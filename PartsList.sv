==> flow/design.v <==
`timescale 1ns / 1ps
module DMemory_IO(
     output logic [15:0] rdata,   
     output logic [6:0] io_display,  
     input logic clock,   
     input logic [15:0] addr,    
     input logic [15:0] wdata,   
     input logic write,   
     input logic read,    
     input logic io_sw0,  
     input logic io_sw1   
     );
reg [15:0] memcell[0:127];  
always_comb
	begin
	if (read == 0) rdata = 0;
	else  
		begin
		if (addr >= 0 && addr < 256) 
               rdata = memcell[addr[7:1]]; 
		else if (addr == 16'hfff0) 		
               rdata = {14'd0,io_sw1,io_sw0};
		else rdata = 0;  
		end
	end
always_ff @(posedge clock)
	if (write == 1 && addr == 16'hfffa) 
         io_display <= wdata[6:0];
always_ff @(posedge clock)
     if (write == 1 && addr>= 0 && addr < 256) 
          memcell[addr[7:1]] <= wdata;
endmodule
module RegFile(
     output logic [15:0] rdata1,   
     output logic [15:0] rdata2,   
     input logic clock,		
     input logic [15:0] wdata,    
     input logic [2:0] waddr,    
     input logic [2:0] raddr1,   
     input logic [2:0] raddr2,   
     input logic write     
     );			
reg [15:0] regcell[0:7];		 
always_ff @(posedge clock) 
     if (write==1) regcell[waddr]<=wdata;
always_comb
     begin
     if (raddr1 == 7) 	rdata1 = 0;
     else rdata1 = regcell[raddr1];
     end
always_comb
     begin
     if (raddr2 == 7) 	rdata2 = 0;
     else rdata2 = regcell[raddr2];
     end
endmodule
module ALU(
     output logic [15:0] result,  
     output logic zero_result,  
     input logic [15:0] indata0,      
     input logic [15:0] indata1,      
     input logic [2:0] select        
     );		
always_comb
	case(select)
	0: result = indata0 + indata1;
	1: result = indata0 - indata1;
	2: result = indata1;
	3: result = indata0 | indata1;
	4: result = indata0 & indata1;
	default: result = 0;
	endcase
always_comb  
	if (result == 0) 	zero_result = 1;
	else 			  	zero_result = 0;
endmodule
module MUX2(
     output logic [15:0] result,    
     input logic [15:0] indata0,   
     input logic [15:0] indata1,   
     input logic select     
     );	
always_comb
	case(select)
	0: result = indata0;
	1: result = indata1;
	endcase
endmodule
module MUX3(
     output logic [2:0] result,    
     input logic [2:0] indata0,   
     input logic [2:0] indata1,   
     input logic select     
     );	
always_comb
	case(select)
	0: result = indata0;
	1: result = indata1;
	endcase
endmodule
module MUX4(
     output logic [15:0] result,  
     input logic [15:0] indata0,  
     input logic [15:0] indata1,  
     input logic [15:0] indata2,  
     input logic [15:0] indata3,  
     input logic [1:0] select     
     );	
always_comb
	case(select)
	0: result = indata0;
	1: result = indata1;
	2: result = indata2;
	3: result = indata3;
	endcase
endmodule
======== Tool chain data of DMemory_IO ========
The steps from the RTL of DMemory_IO to its reports follow in flow order.
Line numbers count from 1 in the design file above.
Cell names lack the library's common part.
Not given: -
set-up
  top module .............................. DMemory_IO
  clock ................................... clock
  cell library ............................ sky130hd
  corner .................................. tt_025C_1v80

======== Word level ========
Counts by Yosys on the flattened word-level netlist (proc, flatten, opt, wreduce; memories kept). Register bits leave out memories and registers merged into their read ports (data or address); mux counts leave out enables and synchronous resets folded into registers. Print and check cells are left out. Cells with the same type and inputs are merged into one.
Yosys's memory passes give these memory sizes; they may raise the number of words (mostly to a power of two), join words into wider ones and drop unused or constant bits.
bit counts
  bits in registers ....................... 7
  bits in latches ......................... 0
  RAM bits ................................ 2048
  bits in read-only memories .............. 0
  clocked read ports x word width ......... 0
  memories ................................ 1
  output and inout port bits .............. 23
  cells after elaboration ................. 16
memories
  memory   words  width  rd ports  write ports  line  source
  memcell  128    16     1         1            13    reg [15:0] memcell[0:127];
cells by class
  add/subtract/negate cells ............... 0
  $mul .................................... 0
  div/mod/pow operators ................... 0
  order comparisons ....................... 2
  equality and inequality tests ........... 2
  shifts and indexed selects .............. 0
  multiplexer cells ....................... 6
  bitwise logic cells ..................... 0
  reductions and logical operators ........ 4
operators with widths
  cell                                                             number
  16-bit 2-to-1 mux                                                3
  16-bit == test with constant B                                   2
  16-bit by 1-bit >= comparator with 1-bit output with constant B  1
  16-bit by 9-bit < comparator with 1-bit output with constant B   1
  7-bit 2-to-1 mux                                                 1
  1-bit logical AND                                                4
  2-bit 2-to-1 mux                                                 1
  1-bit 2-to-1 mux                                                 1

======== Longest topological paths ========
Longest topological path by Yosys (ltp), each cell counted once; first at word level (registers and memories cut), then after technology mapping (sequential cells cut; the memories' decode and read muxes count).
logic depth
  depth after elaboration ................. 4
  ABC_AREA ................................ 0
  mapped depth ............................ 13
  mapped depth without buffers ............ 7

======== Mapped cells and area ========
Yosys stat after the flow's synthesis: flattened, memories mapped to cells. It holds for the ABC_AREA given above (unset counts as 0); a run with the other value may have another netlist.
cells by type
  cell      number  area in all (um^2)
  edfxtp_1  2055    6.17E+04
  a221oi_1  374     3.28E+03
  mux4_2    139     3.13E+03
  mux2i_1   147     1.47E+03
  mux2_2    122     1.37E+03
  nor2_1    305     1.14E+03
  buf_2     139     695.667
  a22oi_1   87      653.126
  nand2_1   173     649.373
  o21ai_0   128     640.614
  a21oi_1   109     545.523
  a221o_1   37      370.355
  clkbuf_1  94      352.838
  buf_4     44      330.317
  o22ai_1   42      262.752
  o221ai_1  27      236.477
  a22o_1    20      175.168
  buf_6     13      146.39
Other cell types: 55; their cells: 292.
synthesis totals
  mapped cells ............................ 4347
  chip area (Yosys) ....................... 79228.5 um^2
  mapped flip-flops ....................... 2055

======== Timing after synthesis ========
Path of least setup slack by OpenSTA after synthesis, without wires, with an ideal clock, recovery checks aside; 20% of the period is set as input and as output delay. Where synthesis merged equal registers, the netlist keeps one of their names.
timing path post-synthesis
  kind .................................... input -> output
  from .................................... in addr[1]
  to ...................................... out rdata[2]
  clock period ............................ 4.06 ns
  input delay ............................. 0.812 ns
  output delay ............................ 0.812 ns
  arrival ................................. 2.749 ns
  data required time ...................... 3.248 ns
  setup slack ............................. 0.499 ns
  delay of the path ....................... 1.937 ns
  stages on the path ...................... 9
  period reached after synthesis .......... 3.561 ns
"delay of the path" = arrival - input delay + setup time.
At an output port there is no setup time.
"stages on the path": output pins that drive a net of the path, with the launching flip-flop's if there is one; two outputs of one cell count as two.
"period reached after synthesis" is the clock period less the worst setup slack; recovery checks do not enter. This is arithmetic on one report: input and output delays are still those of the set period (20% each).
Between the ends stands the longest chain of elaborated cells between them, by number of cells; it is not shown to be the way that was timed. Of several equally long chains one is given.
Each line given opens the expression or statement behind the cell; cells for indexed reads and writes are added by Yosys, which also makes memories of some case tables.
between the ends, post-synthesis
  cell sequence ........................... buf_2 > buf_4 > nor2_2 > buf_2 > clkbuf_1 > a21oi_1 > a22oi_1 > a31oi_1 > o41ai_1
  cells in the longest elaborated chain ... 4
RTL lines, path post-synthesis
  what                                             line  source
  start: declaration                               6     input logic [15:0] addr,
  16-bit by 1-bit >= comparator with 1-bit output  19    if (addr >= 0 && addr < 256)
  1-bit logical AND                                19
  16-bit 2-to-1 mux                                19
  16-bit 2-to-1 mux                                16    if (read == 0) rdata = 0;
  end: declaration                                 3     output logic [15:0] rdata,

======== Worst path after layout ========
From the final timing report of run 1: the path of least setup slack in the routed layout; clock arrival at registers is part of the times.
timing path after layout
  kind .................................... register -> output
  from .................................... mem memcell[27][15]
  to ...................................... out rdata[15]
  clock period ............................ 3.92 ns
  output delay ............................ 0.78 ns
  arrival ................................. 3.64 ns
  data required time ...................... 3.14 ns
  setup slack ............................. -0.50 ns
  stages on the path ...................... 11
Between the ends stands the longest chain of elaborated cells between them, by number of cells; it is not shown to be the way that was timed. Of several equally long chains one is given.
The chain passes a memory read, where the word-level depth is cut; so it can be longer than that depth.
between the ends, after layout
  cell sequence ........................... edfxtp_1 > mux2_4 > a221o_1 > a222oi_1 > o22ai_1 > a211oi_2 > buf_4 > a31oi_2 > buf_4 > a41o_4 > buf_6
  cells in the longest elaborated chain ... 3
RTL lines, path after layout
  what                      line  source
  start: declaration        13    reg [15:0] memcell[0:127];
  memory read 128 x 16 bit  13
  16-bit 2-to-1 mux         19    if (addr >= 0 && addr < 256)
  16-bit 2-to-1 mux         16    if (read == 0) rdata = 0;
  end: declaration          3     output logic [15:0] rdata,

Design DMemory_IO on sky130hd. What follows are 2 stored runs of the flow, each under its own settings; their order means nothing. The constraints put input and output delay at 20% of the set period each and load the outputs with 0.01 pF.
"clock period achieved": clock period set for the run, less the worst setup slack. It is reckoned from that one timing run; input and output delays stay at 20% of the period that was set.
By "worst path time" is meant the share of the clock period that the worst setup path is allowed (20% is reserved at inputs, 20% at outputs), minus its slack. Clock arrival times at its registers enter into it.
"overall power" is the tool's figure for a default switching activity; nothing was simulated.

---- run 1 ----
settings
  period_ns = 3.92
  CORE_UTILIZATION = 19
  CAP_MARGIN = 20
  CORE_MARGIN = 2
  SLEW_MARGIN = 20
results
  synthesis area .......................... 79228.5 um^2
  area inside the die boundary ............ 422175.0 um^2
  standard-cell area after layout ......... 107478.0 um^2
  utilization after routing ............... 0.258
  worst slack on setup checks ............. -0.501 ns
  summed negative setup slack ............. -4.727 ns
  worst hold slack ........................ 0.282 ns
  overall power ........................... 47963 µW
  clock period achieved ................... 4.421 ns
  worst path time ......................... 3.64 ns
  type of the worst setup path ............ register -> output

---- run 2 ----
settings
  period_ns = 4.95
  CORE_UTILIZATION = 37
  CORE_MARGIN = 8
  CAP_MARGIN = 15
  SLEW_MARGIN = 20
results
  synthesis area .......................... 79228.5 um^2
  area inside the die boundary ............ 229192.0 um^2
  standard-cell area after layout ......... 97648.7 um^2
  utilization after routing ............... 0.457
  worst slack on setup checks ............. -0.130 ns
  summed negative setup slack ............. -0.191 ns
  worst hold slack ........................ 0.525 ns
  overall power ........................... 37337 µW
  clock period achieved ................... 5.080 ns
  worst path time ......................... 3.10 ns
  type of the worst setup path ............ input -> output
